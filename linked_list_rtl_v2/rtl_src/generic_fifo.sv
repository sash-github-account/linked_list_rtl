==> flow/design.v <==
parameter MAINOP_SIZE = 4;
parameter SPECIFIER_SIZE = 4;
parameter DATAMEM_DEPTH = 16;
parameter NXTPTR_MEM_DEPTH = DATAMEM_DEPTH;
parameter NXTPTR_ADDR_WIDTH = $clog2(NXTPTR_MEM_DEPTH);
parameter NODENUM_WIDTH = $clog2(NXTPTR_MEM_DEPTH);
parameter DATA_WIDTH = 8;
parameter DATAMEM_ADDR_WIDTH = $clog2(DATAMEM_DEPTH);
parameter HEADPTR_MEM_DEPTH = 4;
parameter MAX_NUM_LL = HEADPTR_MEM_DEPTH;
parameter NUM_LL_WIDTH = $clog2(HEADPTR_MEM_DEPTH);
parameter HEADPTR_ADDR_WIDTH = $clog2(HEADPTR_MEM_DEPTH);
parameter NXTPTR_MEM_WIDTH = $clog2(NXTPTR_MEM_DEPTH);
parameter DATAMEM_WIDTH = DATA_WIDTH;
parameter HEADPTR_WIDTH = $clog2(DATAMEM_DEPTH);
parameter PTR_WD = NXTPTR_MEM_WIDTH;
parameter INST_SIZE = 4 + 4 + HEADPTR_ADDR_WIDTH + NODENUM_WIDTH + DATA_WIDTH;
parameter ROM_DATA_WIDTH = 8;
parameter ROM_ADDR_WIDTH = 15;
parameter INST_SIZE_MOD_ROM_DATA_WIDTH = INST_SIZE%ROM_DATA_WIDTH;
parameter ADD_ONE = (INST_SIZE_MOD_ROM_DATA_WIDTH > 0) ? 1 : 0;
parameter NUM_OF_ROM_FIFO_RD_PER_INST = (INST_SIZE/ROM_DATA_WIDTH) + ADD_ONE;
parameter FIFO_DATA_WIDTH = 8;
parameter NUM_VLD_ROM_DATA = 42;
typedef enum logic[MAINOP_SIZE-1:0]{
			NO_OP,  
			CONFIG_HDPTR,  
			READ_LL_REGS,  
			INSERT, 
			DELETE, 
			UPDATE, 
			READ_NODE, 
			POP, 
			EMPTY_LL 
			} t_mainop_types;
typedef enum logic[SPECIFIER_SIZE-1:0]{
			NONE, 
			AT_HEAD, 
			ALL_LIST, 
			SET_NUM_LL, 
			NO_NODES_LL, 
			AT_TAIL, 
			SPEC_LIST, 
			SET_HDPTR, 
			AT_NODE_NUM, 
			DEL_LL 
			} t_specifier_types;
typedef enum logic[2:0]{
			CFG_RESP,
			OP_DONE,
			RD_NODE_DATA,
			ERROR
			} t_response_types;
typedef enum logic[2:0]{
			OTHER,
			INS_LL_EMPTY,
			DEL_LL_EMPTY,
			POP_LL_EMPTY,
			EMPTY_LL_EMPTY,
			ILL_REQ_TYPE,
			REQ_WHEN_BUSY
			} t_err_types;
module generic_fifo#(
							parameter FIFO_DATA_WIDTH = 8,
							parameter FIFO_DEPTH = 16
							)(
							input logic 							  clk,
							input logic 							  reset_n,
							input logic [FIFO_DATA_WIDTH-1:0]  fifo_data_in,
							input logic 							  fifo_data_push,
							input logic 							  fifo_data_pop,
							output logic [FIFO_DATA_WIDTH-1:0] fifo_data_out,
							output logic							  fifo_data_out_vld,
							output logic							  fifo_full,
							output logic							  fifo_empty
							);
localparam FIFO_PTR_WIDTH = $clog2(FIFO_DEPTH);
logic [FIFO_DATA_WIDTH -1:0]  fifo_array [0:FIFO_DEPTH-1];
logic [FIFO_PTR_WIDTH-1:0] 	rd_ptr;
logic [FIFO_PTR_WIDTH-1:0]		wr_ptr;
logic									upd_wr_ptr;
logic									upd_rd_ptr;
assign fifo_data_out_vld = !fifo_empty;
assign fifo_data_out = fifo_array[rd_ptr];
assign fifo_full = ((wr_ptr + 1) == rd_ptr) ? 1'b1 : 1'b0;
assign fifo_empty = (wr_ptr == rd_ptr) ? 1'b1 : 1'b0;
assign upd_wr_ptr = fifo_data_push & !fifo_full;
assign upd_rd_ptr = fifo_data_pop & !fifo_empty;
always_ff@(posedge clk) begin
	if(!reset_n) begin
		rd_ptr <= 0;
		wr_ptr <= 0;
		for(int i = 0; i < FIFO_DEPTH; i++) begin
			fifo_array[i] <= 0;
		end
	end
	else begin
		if(upd_wr_ptr & !upd_rd_ptr) begin
			fifo_array[wr_ptr] <= fifo_data_in;
			wr_ptr <= wr_ptr + 1;
			if(wr_ptr == FIFO_DEPTH - 1) wr_ptr <= 0;
		end
		else if(upd_rd_ptr & !upd_wr_ptr) begin
			rd_ptr <= rd_ptr + 1;
			if(rd_ptr == FIFO_DEPTH - 1) rd_ptr <= 0;
		end
		else if(upd_rd_ptr & upd_wr_ptr) begin
			wr_ptr <= wr_ptr;
			rd_ptr <= rd_ptr;
		end
	end
end
endmodule  
# == Reports on generic_fifo ==
# The steps from the RTL of generic_fifo to its reports follow in flow order.
# Line numbers count from 1 in the design file above.
# A cell with n/a has no value.
# setup
top_module,generic_fifo
clk_port,clk
lib,sky130hd
corner,tt_025C_1v80

# == After elaboration ==
# Counts by Yosys on the flattened word-level netlist (proc, flatten, opt, wreduce; memories kept). Print and check cells are left out. Cells with the same type and inputs are merged into one.
# Memory sizes are those after Yosys's memory passes, which may raise the word count (mostly to a power of two), join words into wider ones and drop unused or constant bits.
# classes
cmp,0
shift,0
mul,0
div_mod_pow,0
n_addsub,2
bitwise,5
reduce_logical,5
mux,13
eq_ne,4
# ops
op,count
== test 32 x 4 -> 1 bit,1
2-to-1 mux 4 bit,6
2-to-1 mux 8 bit,2
== test 4 bit (second input constant),2
adder 4 x 1 -> 5 bit (second input constant),1
2-to-1 mux 1 bit,5
bitwise AND 1 bit,4
logical NOT 1 bit,4
adder 4 x 1 -> 4 bit (second input constant),1
== test 4 bit,1
AND reduction 2 bit,1
NOT 1 bit,1
# bits
mem_bits_ro,0
elab_cells,32
ramBits,128
regBits,8
n_memories,1
latchBits,0
input_bits,12
out_inout_bits,11
# memory_table
memory,size,word_bits,line,text
fifo_array,16,8,78,logic [FIFO_DATA_WIDTH -1:0]  fifo_array [0:FIFO_DEPTH-1];

# == Depth ==
# Longest topological path by Yosys (ltp), each cell counted once; first at word level (registers and memories cut), then after technology mapping (sequential cells cut; the memories' decode and read muxes count).
# depth
depth_word,10
ABC_AREA,0
mapped_depth,9
mapped_depth_nobuf,7

# == Netlist ==
# The flow's flattened synthesis, as Yosys stat reports it; memories are mapped. The netlist is that of the ABC_AREA named above (0 if unset); the other value can give another one.
# The area totals of this step are shown rounded.
# by_type
cell,count,type_area_um2
sky130_fd_sc_hd__edfxtp_1,128,3.84E+03
sky130_fd_sc_hd__mux4_2,40,900.864
sky130_fd_sc_hd__nor2_1,129,484.214
sky130_fd_sc_hd__dfxtp_1,12,240.23
sky130_fd_sc_hd__nand2_1,50,187.68
sky130_fd_sc_hd__o21ai_0,16,80.077
sky130_fd_sc_hd__ha_1,5,62.56
sky130_fd_sc_hd__buf_2,12,60.058
sky130_fd_sc_hd__clkbuf_1,14,52.55
sky130_fd_sc_hd__nand3_1,9,45.043
sky130_fd_sc_hd__xor2_1,5,43.792
sky130_fd_sc_hd__mux2i_1,4,40.038
sky130_fd_sc_hd__a311oi_4,1,26.275
sky130_fd_sc_hd__and2_1,4,25.024
sky130_fd_sc_hd__nand2b_1,4,25.024
sky130_fd_sc_hd__buf_6,2,22.522
sky130_fd_sc_hd__o31ai_1,3,22.522
sky130_fd_sc_hd__inv_1,5,18.768
# Other cell types: 18; their cells: 22.
# mapped
buf_cells,30
seq_area_mm2,0.00408
flip_flops,140
synth_area_mm2,0.00634
cell_count,465

# == Timing after synthesis ==
# Source: OpenSTA report_checks on the synthesized netlist (no wires, ideal clock, input and output delay 20% of the period each), path of least setup slack; recovery checks are left aside. Register names are those of the netlist, which keeps one name where synthesis merged equal registers.
# synth_timing
kind,register to register
startpoint,register wr_ptr[0]
endpoint,memory fifo_array[6][0]
t_first_pin_ns,0.000
arrival_time_ns,2.457
path_buffers,1
delay_ns,2.841
setup_ns,0.384
stages,9
required_ns,3.336
clock_period_ns,3.72
path_slack_ns,0.878
period_less_setup_slack_ns,2.842
# "delay_ns" = arrival - input delay + setup time.
# "stages": output pins that drive a net of the path, with the launching flip-flop's if there is one; two outputs of one cell count as two.
# "period_less_setup_slack_ns" = period - worst setup slack (recovery checks aside). The figure is calculated, with input and output delays left at 20% of the set period.
# Between the ends stands the longest chain of elaborated cells between them, by number of cells; it is not shown to be the way that was timed. Of several equally long chains one is given.
# Each line given opens the expression or statement behind the cell; cells for indexed reads and writes are added by Yosys, which also makes memories of some case tables.
# At most two assigning lines are given for a register; there are more.
# Only ways into the end's enable, where the timed path ends, are counted here.
# synth_between
cell_sequence,sky130_fd_sc_hd__dfxtp_1 -> sky130_fd_sc_hd__inv_1 -> sky130_fd_sc_hd__ha_1 -> sky130_fd_sc_hd__xnor2_1 -> sky130_fd_sc_hd__and2_1 -> sky130_fd_sc_hd__a311oi_4 -> sky130_fd_sc_hd__buf_2 -> sky130_fd_sc_hd__nand2_1 -> sky130_fd_sc_hd__o21ai_0
elab_chain_len,8
cells_between,15
classes_between,add/sub: 1; eq/ne: 2; mux: 6; logic: 3; reduce/logical: 3
# synth_lines
item,line,text
"start, declared",80,logic [FIFO_PTR_WIDTH-1:0] wr_ptr;
"start, assigned",100,wr_ptr <= wr_ptr + 1;
"start, assigned",108,wr_ptr <= wr_ptr;
adder 4 x 1 -> 5 bit,85,assign fifo_full = ((wr_ptr + 1) == rd_ptr) ? 1'b1 : 1'b0;
== test 32 x 4 -> 1 bit,85,
2-to-1 mux 1 bit,85,
logical NOT 1 bit,87,assign upd_wr_ptr = fifo_data_push & !fifo_full;
bitwise AND 1 bit,87,
bitwise AND 1 bit,98,if(upd_wr_ptr & !upd_rd_ptr) begin
2-to-1 mux 4 bit,98,
2-to-1 mux 4 bit,90,if(!reset_n) begin
"end, declared",78,logic [FIFO_DATA_WIDTH -1:0]  fifo_array [0:FIFO_DEPTH-1];

# == Path in the finished layout ==
# From the final timing report of entry A: the path of least setup slack in the routed layout; clock arrival at registers is part of the times.
# layout_timing
kind,register to output
startpoint,register (name not given)
endpoint,output port fifo_data_out[5]
path_buffers,2
out_delay_ns,0.42
t_first_pin_ns,0.42
clock_period_ns,2.09
stages,5
required_ns,1.67
path_slack_ns,-0.57
arrival_time_ns,2.24
# layout_between
cell_sequence,sky130_fd_sc_hd__dfxtp_4 -> sky130_fd_sc_hd__buf_8 -> sky130_fd_sc_hd__mux4_2 -> sky130_fd_sc_hd__mux4_2 -> sky130_fd_sc_hd__buf_6
# layout_lines
item,line,text
"end, declared",72,"output logic [FIFO_DATA_WIDTH-1:0] fifo_data_out,"
# No chain of elaborated cells between the ends is given.

==> results <==
Module generic_fifo, platform sky130hd: 2 stored runs of the flow (Yosys, OpenROAD) with differing settings, in no particular order. Input and output delays are each 20% of the period that was set; the output load is 0.01 pF.
By "period_reached_ns" is meant the clock period of the run minus its worst setup slack. This is arithmetic on one report: input and output delays are still those of the set period (20% each).
"fin_power_mw" rests on the timing tool's default activity at the inputs, not on a simulated workload.
Measured values are rounded.

Entry A, flow files:
==> flow/run.sh <==
#!/bin/bash
# the make line also repeats the synthesis and layout settings of config.mk as NAME=value (left out here)
make -C /OpenROAD-flow-scripts/flow DESIGN_CONFIG=/design/flow/config.mk WORK_HOME=/design/flow/orfs CLKGATE_MAP_FILE= finish
==> flow/config.mk <==
export PLATFORM = sky130hd
export DESIGN_NAME = generic_fifo
export DESIGN_NICKNAME = generic_fifo
export VERILOG_FILES = /design/flow/design.v
export SDC_FILE = /design/flow/constraint.sdc
export NUM_CORES = 4
export LEC_CHECK = 0
export CAP_MARGIN = 20
export CORE_MARGIN = 3
export CORE_UTILIZATION = 45
export CTS_CLUSTER_SIZE = 59
export MIN_ROUTING_LAYER = met2
export SLEW_MARGIN = 20
export TNS_END_PERCENT = 65
==> flow/constraint.sdc <==
create_clock -name core_clock -period 2.09 [get_ports {clk}]
set_input_delay 0.4180 -clock core_clock [delete_from_list [all_inputs] [get_ports {clk}]]
set_output_delay 0.4180 -clock core_clock [all_outputs]
set_load 0.01 [all_outputs]

==> results of entry A, as CSV <==
result,value
final_stdcell_area_mm2,0.00944
ys_area_mm2,0.00634
fin_power_mw,10.1
die_footprint_mm2,0.0155
finish.utilization_frac,0.699
holdWs_ns,0.463
period_reached_ns,2.657
final_setup_tns_ns,-50.6
setup_ws_ns,-0.567

Entry B, flow files:
==> flow/run.sh <==
#!/bin/bash
# the make line also repeats the synthesis and layout settings of config.mk as NAME=value (left out here)
make -C /OpenROAD-flow-scripts/flow DESIGN_CONFIG=/design/flow/config.mk WORK_HOME=/design/flow/orfs CLKGATE_MAP_FILE= finish
==> flow/config.mk <==
export PLATFORM = sky130hd
export DESIGN_NAME = generic_fifo
export DESIGN_NICKNAME = generic_fifo
export VERILOG_FILES = /design/flow/design.v
export SDC_FILE = /design/flow/constraint.sdc
export NUM_CORES = 4
export LEC_CHECK = 0
export ABC_AREA = 0
export CAP_MARGIN = 25
export CELL_PAD_IN_SITES_DETAIL_PLACEMENT = 1
export CELL_PAD_IN_SITES_GLOBAL_PLACEMENT = 0
export CORE_ASPECT_RATIO = 0.89
export CORE_MARGIN = 3
export CORE_UTILIZATION = 59
export CTS_CLUSTER_DIAMETER = 218
export PLACE_DENSITY_LB_ADDON = 0.11
export SETUP_SLACK_MARGIN = 0.59
export SLEW_MARGIN = 30
export TNS_END_PERCENT = 65
==> flow/constraint.sdc <==
create_clock -name core_clock -period 4.64 [get_ports {clk}]
set_input_delay 0.9280 -clock core_clock [delete_from_list [all_inputs] [get_ports {clk}]]
set_output_delay 0.9280 -clock core_clock [all_outputs]
set_load 0.01 [all_outputs]

==> results of entry B, as CSV <==
result,value
holdWs_ns,0.597
setup_ws_ns,0.759
fin_power_mw,3.77
final_setup_tns_ns,0.000
die_footprint_mm2,0.012
final_stdcell_area_mm2,0.00737
finish.utilization_frac,0.707
period_reached_ns,3.881
ys_area_mm2,0.00634
