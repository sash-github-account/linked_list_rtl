==> flow/design.v <==
parameter MAINOP_SIZE = 4;
parameter SPECIFIER_SIZE = 4;
parameter DATAMEM_DEPTH = 16;
parameter NXTPTR_MEM_DEPTH = DATAMEM_DEPTH;
parameter NXTPTR_ADDR_WIDTH = $clog2(NXTPTR_MEM_DEPTH);
parameter NODENUM_WIDTH = $clog2(NXTPTR_MEM_DEPTH);
parameter DATA_WIDTH = 8;
parameter DATAMEM_ADDR_WIDTH = $clog2(DATAMEM_DEPTH);
parameter HEADPTR_MEM_DEPTH = 4;
parameter MAX_NUM_LL = HEADPTR_MEM_DEPTH;
parameter NUM_LL_WIDTH = $clog2(HEADPTR_MEM_DEPTH);
parameter HEADPTR_ADDR_WIDTH = $clog2(HEADPTR_MEM_DEPTH);
parameter NXTPTR_MEM_WIDTH = $clog2(NXTPTR_MEM_DEPTH);
parameter DATAMEM_WIDTH = DATA_WIDTH;
parameter HEADPTR_WIDTH = $clog2(DATAMEM_DEPTH);
parameter PTR_WD = NXTPTR_MEM_WIDTH;
parameter INST_SIZE = 4 + 4 + HEADPTR_ADDR_WIDTH + NODENUM_WIDTH + DATA_WIDTH;
parameter ROM_DATA_WIDTH = 8;
parameter ROM_ADDR_WIDTH = 15;
parameter INST_SIZE_MOD_ROM_DATA_WIDTH = INST_SIZE%ROM_DATA_WIDTH;
parameter ADD_ONE = (INST_SIZE_MOD_ROM_DATA_WIDTH > 0) ? 1 : 0;
parameter NUM_OF_ROM_FIFO_RD_PER_INST = (INST_SIZE/ROM_DATA_WIDTH) + ADD_ONE;
parameter FIFO_DATA_WIDTH = 8;
parameter NUM_VLD_ROM_DATA = 42;
typedef enum logic[MAINOP_SIZE-1:0]{
			NO_OP,  
			CONFIG_HDPTR,  
			READ_LL_REGS,  
			INSERT, 
			DELETE, 
			UPDATE, 
			READ_NODE, 
			POP, 
			EMPTY_LL 
			} t_mainop_types;
typedef enum logic[SPECIFIER_SIZE-1:0]{
			NONE, 
			AT_HEAD, 
			ALL_LIST, 
			SET_NUM_LL, 
			NO_NODES_LL, 
			AT_TAIL, 
			SPEC_LIST, 
			SET_HDPTR, 
			AT_NODE_NUM, 
			DEL_LL 
			} t_specifier_types;
typedef enum logic[2:0]{
			CFG_RESP,
			OP_DONE,
			RD_NODE_DATA,
			ERROR
			} t_response_types;
typedef enum logic[2:0]{
			OTHER,
			INS_LL_EMPTY,
			DEL_LL_EMPTY,
			POP_LL_EMPTY,
			EMPTY_LL_EMPTY,
			ILL_REQ_TYPE,
			REQ_WHEN_BUSY
			} t_err_types;
module rom_dma_ctrl(
								input logic 								clk,
								input logic 								reset_n,
								output logic [FIFO_DATA_WIDTH-1:0] 	rom_data_fifo_fifo_data_in,
								output logic 							  	rom_data_fifo_fifo_data_push,
								input 									  	rom_data_fifo_fifo_full,
								input									  	  	rom_data_fifo_fifo_empty,
								output logic [ROM_ADDR_WIDTH-1:0]	rom_rd_addr,
								output logic 								CE_bar,
								output logic								OE_bar,
								output logic								WE_bar,
								input logic [ROM_DATA_WIDTH-1:0]		rom_rd_data,
								input logic									start_rd,
								input logic									cfg_ready,
								input logic [ROM_ADDR_WIDTH-1:0]		cfg_dma_base_addr,
								input logic [ROM_ADDR_WIDTH-1:0]		cfg_dma_num_bytes,
								output logic								batch_dma_done
								);
localparam  CYC_FOR_STABILIZATION = 8;
localparam  STABILIZATION_CNTR_WIDTH = $clog2(CYC_FOR_STABILIZATION);
typedef enum logic[2:0]{
		IDLE,
		READ_SEQ_START,
		FIFO_PUSH
} t_rom_dma_states;
t_rom_dma_states 														rom_dma_cur_st;
t_rom_dma_states 														rom_dma_nxt_st;
logic [ROM_ADDR_WIDTH-1:0] 										addr_cntr_int;
logic [ROM_ADDR_WIDTH-1:0] 										addr_cntr_int_plus1;
logic 																	wait_for_rd_data_stabilization;
logic	[STABILIZATION_CNTR_WIDTH-1:0]							stabilization_cntr;
logic	[STABILIZATION_CNTR_WIDTH-1:0]							stabilization_cntr_plus1;
logic [ROM_DATA_WIDTH-1:0]											rom_rd_data_in;
logic [ROM_ADDR_WIDTH-1:0]											cfg_dma_base_addr_int;
assign stabilization_cntr_plus1 = stabilization_cntr + 1;
assign rd_data_stbl = (stabilization_cntr == 7) ? 1: 0;
always_ff@(posedge clk) begin
	if(!reset_n) begin
		stabilization_cntr <= 0;
	end
	else begin
		if(wait_for_rd_data_stabilization ) stabilization_cntr <= stabilization_cntr_plus1;
		else if(rom_dma_cur_st == IDLE)														  stabilization_cntr <= 0;
		else																stabilization_cntr <= stabilization_cntr;
	end
end
always_ff@(posedge clk) begin
	if(!reset_n) begin
		rom_rd_data_in <= 0;
	end
	else begin
		if(rd_data_stbl) 								rom_rd_data_in <= rom_rd_data;
		else if(rom_dma_cur_st == IDLE) 			rom_rd_data_in <= 0;
		else				  								rom_rd_data_in <= rom_rd_data_in;
	end
end
assign addr_cntr_int_plus1 = addr_cntr_int + 1;
assign batch_dma_done = (addr_cntr_int == cfg_dma_num_bytes);
always_ff@(posedge clk) begin
	if(!reset_n) begin
		addr_cntr_int <= 0;
		cfg_dma_base_addr_int <= 0;
	end
	else begin
		if(!start_rd & !cfg_ready) begin
			addr_cntr_int <= 0;
			cfg_dma_base_addr_int <= cfg_dma_base_addr;
		end
		else if(rom_data_fifo_fifo_data_push == 1) begin
			addr_cntr_int <= addr_cntr_int_plus1;
			cfg_dma_base_addr_int <= cfg_dma_base_addr_int;
		end
		else begin
			addr_cntr_int <= addr_cntr_int;
			cfg_dma_base_addr_int <= cfg_dma_base_addr_int;
		end
	end
end
always_ff@(posedge clk) begin
	if(!reset_n) begin
		rom_dma_cur_st <= IDLE;
	end
	else begin
		rom_dma_cur_st <= rom_dma_nxt_st;
	end
end
always@(*) begin
	rom_dma_nxt_st = rom_dma_cur_st;
	CE_bar = 1;
	OE_bar = 1;
	WE_bar = 1;
	rom_rd_addr = 0;
	rom_data_fifo_fifo_data_in = 0;
	rom_data_fifo_fifo_data_push = 0;
	wait_for_rd_data_stabilization = 0;
	case(rom_dma_cur_st)
		IDLE: begin
          if(start_rd & cfg_ready & !batch_dma_done) rom_dma_nxt_st = READ_SEQ_START;
		end
		READ_SEQ_START: begin
			CE_bar = 0;
			OE_bar = 0;
			WE_bar = 1;
			rom_rd_addr = addr_cntr_int + cfg_dma_base_addr_int;
			wait_for_rd_data_stabilization = 1;
			if(rd_data_stbl) rom_dma_nxt_st = FIFO_PUSH;
		end
		FIFO_PUSH: begin
			if(!rom_data_fifo_fifo_full) begin
				rom_data_fifo_fifo_data_in = rom_rd_data_in;
				rom_data_fifo_fifo_data_push = 1;
				rom_dma_nxt_st = IDLE;
			end
			else begin
				rom_data_fifo_fifo_data_in = rom_rd_data_in;
				rom_data_fifo_fifo_data_push = 0;
				rom_dma_nxt_st = FIFO_PUSH;			
			end
		end
		default: begin
			rom_dma_nxt_st = IDLE;
		end
	endcase
end
endmodule  
* From RTL to reports: rom_dma_ctrl
What the tools print for rom_dma_ctrl, step after step.
Lines are those of the file above, counted from 1.
Library cell names are shortened.
Not given: --
- Top :: rom_dma_ctrl
- Clock :: clk
- Library :: sky130hd
- Timing corner :: tt_025C_1v80

* After elaboration
Source: Yosys, flattened and elaborated, memories not mapped. Widths are those after wreduce. Registers that Yosys merges into a memory's read port (data or address) are not register bits. Print and check cells do not count. Equal cells are merged and count once.
- Add/sub/neg operators :: 3
- Equality and inequality tests :: 6
- Multiplexer cells :: 15
- Bitwise operators :: 4
- Reductions and logical operators :: 8
** Operators by type and width (number)
- 8-bit 2-to-1 mux :: 3
- 15-bit by 1-bit adder with 15-bit output (second input constant) :: 1
- 15-bit adder :: 1
- 15-bit equality test :: 1
- 15-bit 2-to-1 mux :: 1
- 3-bit 2-to-1 mux :: 4
- 3-bit parallel mux with 3-bit select :: 1
- 1-bit 2-to-1 mux :: 5
- 2-bit nonzero test :: 2
- 1-bit bitwise AND :: 3
- 1-bit zero test :: 3
- 3-bit by 1-bit adder with 3-bit output (second input constant) :: 1
- 3-bit by 1-bit equality test with 1-bit output (second input constant) :: 1
- 3-bit by 2-bit equality test with 1-bit output (second input constant) :: 1
- 3-bit equality test (second input constant) :: 1
- 3-bit zero test :: 1
- 2-bit by 1-bit != test with 1-bit output (second input constant) :: 1
- 2-bit != test (second input constant) :: 1
- 2-bit AND reduction :: 1
- 2-bit OR reduction :: 1
- 2-bit 2-to-1 mux :: 1
- 1-bit NOT :: 1
- Register bits after elaboration :: 44
- Input bits :: 44
- Output and inout bits :: 28
- Elaborated cells :: 41

* Depth
Longest topological path by Yosys (ltp), each cell counted once; first at word level (registers and memories cut), then after technology mapping (sequential cells cut; the memories' decode and read muxes count).
- Word-level depth :: 5
- ABC_AREA :: 1
- Depth in mapped cells :: 11
- Depth with buffers taken out :: 11

* Mapped cells and area
Yosys stat after the flow's synthesis: flattened, memories mapped to cells. It holds for the ABC_AREA given above (unset counts as 0); a run with the other value may have another netlist.
- Standard cells after synthesis :: 488
- Mapped area :: 2936.6 sq um
- Sequential part of the area :: 880.8 sq um
- Flip-flop cells :: 44
- Buffer cells :: 10
** Cell types
- dfxtp_1 :: number 44, total area 880.845 sq um
- nand2_1 :: number 163, total area 611.837 sq um
- nor2_1 :: number 84, total area 315.302 sq um
- inv_1 :: number 63, total area 236.477 sq um
- ha_1 :: number 17, total area 212.704 sq um
- a21oi_1 :: number 39, total area 195.187 sq um
- o21ai_0 :: number 27, total area 135.13 sq um
- nand3_1 :: number 15, total area 75.072 sq um
- clkbuf_1 :: number 7, total area 26.275 sq um
- xnor2_1 :: number 3, total area 26.275 sq um
- nand4_4 :: number 1, total area 21.27 sq um
- fa_1 :: number 1, total area 20.019 sq um
- nor2_8 :: number 1, total area 20.019 sq um
- xor2_1 :: number 2, total area 17.517 sq um
- buf_4 :: number 2, total area 15.014 sq um
- nor3_1 :: number 3, total area 15.014 sq um
- nand4_1 :: number 2, total area 12.512 sq um
- buf_6 :: number 1, total area 11.261 sq um
Not listed: further types 11, cells in them 13.

* Path before layout
OpenSTA on the mapped netlist: ideal clock, no wires. The path of least setup slack (recovery checks aside). Input and output delay are each 20% of the period. Register names are those of the netlist, which keeps one name where synthesis merged equal registers.
- Path kind :: reg2out
- Start :: register addr_cntr_int[0]
- End :: output port rom_rd_addr[10]
- Period :: 3.76 ns
- Output delay :: 0.752 ns
- Time at the first pin :: 0.000 ns
- Arrival :: 1.622 ns
- Data required time :: 3.008 ns
- Path slack :: 1.386 ns
- Path delay :: 1.622 ns
- Stages :: 12
- Buffers on the path :: 0
- Synthesis period reached :: 2.374 ns
"path delay" is the arrival time less input delay plus setup time.
At an output port there is no setup time.
"stages" counts driving pins, that of a launching flip-flop among them; a cell with two outputs on the path counts twice.
"synthesis period reached" = period - worst setup slack (recovery checks aside). The figure is calculated, with input and output delays left at 20% of the set period.
The rows between start and end are the longest chain of elaborated cells between them; the timing report does not say that the signal goes this way. Where chains are equally long, one stands for them.
Each line given opens the expression or statement behind the cell; cells for indexed reads and writes are added by Yosys, which also makes memories of some case tables.
A register here has more assigning lines than the two given.
- Path through :: dfxtp_1 > ha_1 > fa_1 > nand2_1 > nand2_1 > nand2_1 > o21bai_1 > nand2_1 > nand2_1 > nand2_1 > nand2_1 > nor2_1
- Length of the longest elaborated chain :: 2
- Elaborated cells on any way between the ends :: 2
- RTL lines with such cells :: 2
- Those cells by class :: add/sub (1); mux (1)
** Ends and longest elaborated chain, post-synthesis
- start: declaration :: RTL line 90 : logic [ROM_ADDR_WIDTH-1:0] addr_cntr_int;
- start: assignment :: RTL line 132 : addr_cntr_int <= addr_cntr_int_plus1;
- start: assignment :: RTL line 136 : addr_cntr_int <= addr_cntr_int;
- 15-bit adder :: RTL line 166 : rom_rd_addr = addr_cntr_int + cfg_dma_base_addr_int;
- 15-bit 2-to-1 mux :: RTL line 158 : case(rom_dma_cur_st)
- end: declaration :: RTL line 70 : output logic [ROM_ADDR_WIDTH-1:0] rom_rd_addr,

* Worst path after layout
From the final timing report of run 1: the path of least setup slack in the routed layout; clock arrival at registers is part of the times.
- Path kind :: reg2out
- Start :: register addr_cntr_int[2]
- End :: output port rom_rd_addr[13]
- Period :: 3.65 ns
- Output delay :: 0.73 ns
- Time at the first pin :: 0.30 ns
- Arrival :: 2.48 ns
- Data required time :: 2.92 ns
- Path slack :: 0.44 ns
- Stages :: 11
- Buffers on the path :: 1
The rows between start and end are the longest chain of elaborated cells between them; the timing report does not say that the signal goes this way. Where chains are equally long, one stands for them.
A register here has more assigning lines than the two given.
- Path through :: dfxtp_1 > ha_1 > nor2_1 > a21oi_2 > nand2_1 > nand2_1 > nand2_1 > nand3_1 > nand2_1 > nor2_1 > clkdlybuf4s50_1
- Length of the longest elaborated chain :: 2
- Elaborated cells on any way between the ends :: 2
- RTL lines with such cells :: 2
- Those cells by class :: add/sub (1); mux (1)
** Ends and longest elaborated chain, post-layout
- start: declaration :: RTL line 90 : logic [ROM_ADDR_WIDTH-1:0] addr_cntr_int;
- start: assignment :: RTL line 132 : addr_cntr_int <= addr_cntr_int_plus1;
- start: assignment :: RTL line 136 : addr_cntr_int <= addr_cntr_int;
- 15-bit adder :: RTL line 166 : rom_rd_addr = addr_cntr_int + cfg_dma_base_addr_int;
- 15-bit 2-to-1 mux :: RTL line 158 : case(rom_dma_cur_st)
- end: declaration :: RTL line 70 : output logic [ROM_ADDR_WIDTH-1:0] rom_rd_addr,

Module rom_dma_ctrl, platform sky130hd: 2 stored runs of the flow (Yosys, OpenROAD) with differing settings, in no particular order. Input and output delays are each 20% of the period that was set; the output load is 0.01 pF.
By "period achieved" is meant the clock period of the run minus its worst setup slack. This is arithmetic on one report: input and output delays are still those of the set period (20% each).
"worst path time" = time allowed to the worst setup path (clock period - input delay - output delay, where it has them) - its slack; a late launch clock adds to it, a late capture clock takes from it.
"total power after layout": no workload was simulated; the value follows from the tool's default switching activity.

* Run 1
** Files
==> flow/run.sh <==
#!/bin/bash
# the make line also repeats the synthesis and layout settings of config.mk as NAME=value (left out here)
make -C /OpenROAD-flow-scripts/flow DESIGN_CONFIG=/design/flow/config.mk WORK_HOME=/design/flow/orfs CLKGATE_MAP_FILE= finish
==> flow/config.mk <==
export PLATFORM = sky130hd
export DESIGN_NAME = rom_dma_ctrl
export DESIGN_NICKNAME = rom_dma_ctrl
export VERILOG_FILES = /design/flow/design.v
export SDC_FILE = /design/flow/constraint.sdc
export NUM_CORES = 4
export LEC_CHECK = 0
export ABC_AREA = 1
export CAP_MARGIN = 20
export CELL_PAD_IN_SITES_DETAIL_PLACEMENT = 2
export CORE_ASPECT_RATIO = 1.47
export CORE_MARGIN = 2
export CORE_UTILIZATION = 29
export CTS_CLUSTER_DIAMETER = 299
export CTS_CLUSTER_SIZE = 75
export GPL_TIMING_DRIVEN = 1
export PLACE_DENSITY_LB_ADDON = 0.14
export SETUP_SLACK_MARGIN = 0.27
export SLEW_MARGIN = 20
==> flow/constraint.sdc <==
create_clock -name core_clock -period 3.65 [get_ports {clk}]
set_input_delay 0.7300 -clock core_clock [delete_from_list [all_inputs] [get_ports {clk}]]
set_output_delay 0.7300 -clock core_clock [all_outputs]
set_load 0.01 [all_outputs]
** Results
- Period achieved :: 3.206 ns
- Final worst hold slack :: 0.476 ns
- Chip area in the Yosys report :: 2936.6 sq um
- Standard-cell area after routing :: 3926.3 sq um
- Total die area :: 10961.8 sq um
- Worst path time :: 2.48 ns
- Critical path kind :: reg2out
- Summed negative setup slack :: 0.000 ns
- Setup slack of the critical path :: 0.444 ns
- Final utilization :: 39.8 %
- Total power after layout :: 1136 uW

* Run 2
** Files
==> flow/run.sh <==
#!/bin/bash
# the make line also repeats the synthesis and layout settings of config.mk as NAME=value (left out here)
make -C /OpenROAD-flow-scripts/flow DESIGN_CONFIG=/design/flow/config.mk WORK_HOME=/design/flow/orfs CLKGATE_MAP_FILE= finish
==> flow/config.mk <==
export PLATFORM = sky130hd
export DESIGN_NAME = rom_dma_ctrl
export DESIGN_NICKNAME = rom_dma_ctrl
export VERILOG_FILES = /design/flow/design.v
export SDC_FILE = /design/flow/constraint.sdc
export NUM_CORES = 4
export LEC_CHECK = 0
export ABC_AREA = 0
export CAP_MARGIN = 30
export CELL_PAD_IN_SITES_GLOBAL_PLACEMENT = 2
export CORE_MARGIN = 2
export CORE_UTILIZATION = 37
export GPL_TIMING_DRIVEN = 0
export MAX_ROUTING_LAYER = met4
export PLACE_DENSITY = 0.57
export SLEW_MARGIN = 20
export TNS_END_PERCENT = 55
==> flow/constraint.sdc <==
create_clock -name core_clock -period 4.06 [get_ports {clk}]
set_input_delay 0.8120 -clock core_clock [delete_from_list [all_inputs] [get_ports {clk}]]
set_output_delay 0.8120 -clock core_clock [all_outputs]
set_load 0.01 [all_outputs]
** Results
- Total power after layout :: 930.1 uW
- Period achieved :: 3.914 ns
- Final utilization :: 50.9 %
- Setup slack of the critical path :: 0.146 ns
- Worst path time :: 3.10 ns
- Critical path kind :: reg2out
- Final worst hold slack :: 0.474 ns
- Chip area in the Yosys report :: 2758.9 sq um
- Total die area :: 8163.1 sq um
- Standard-cell area after routing :: 3694.8 sq um
- Summed negative setup slack :: 0.000 ns
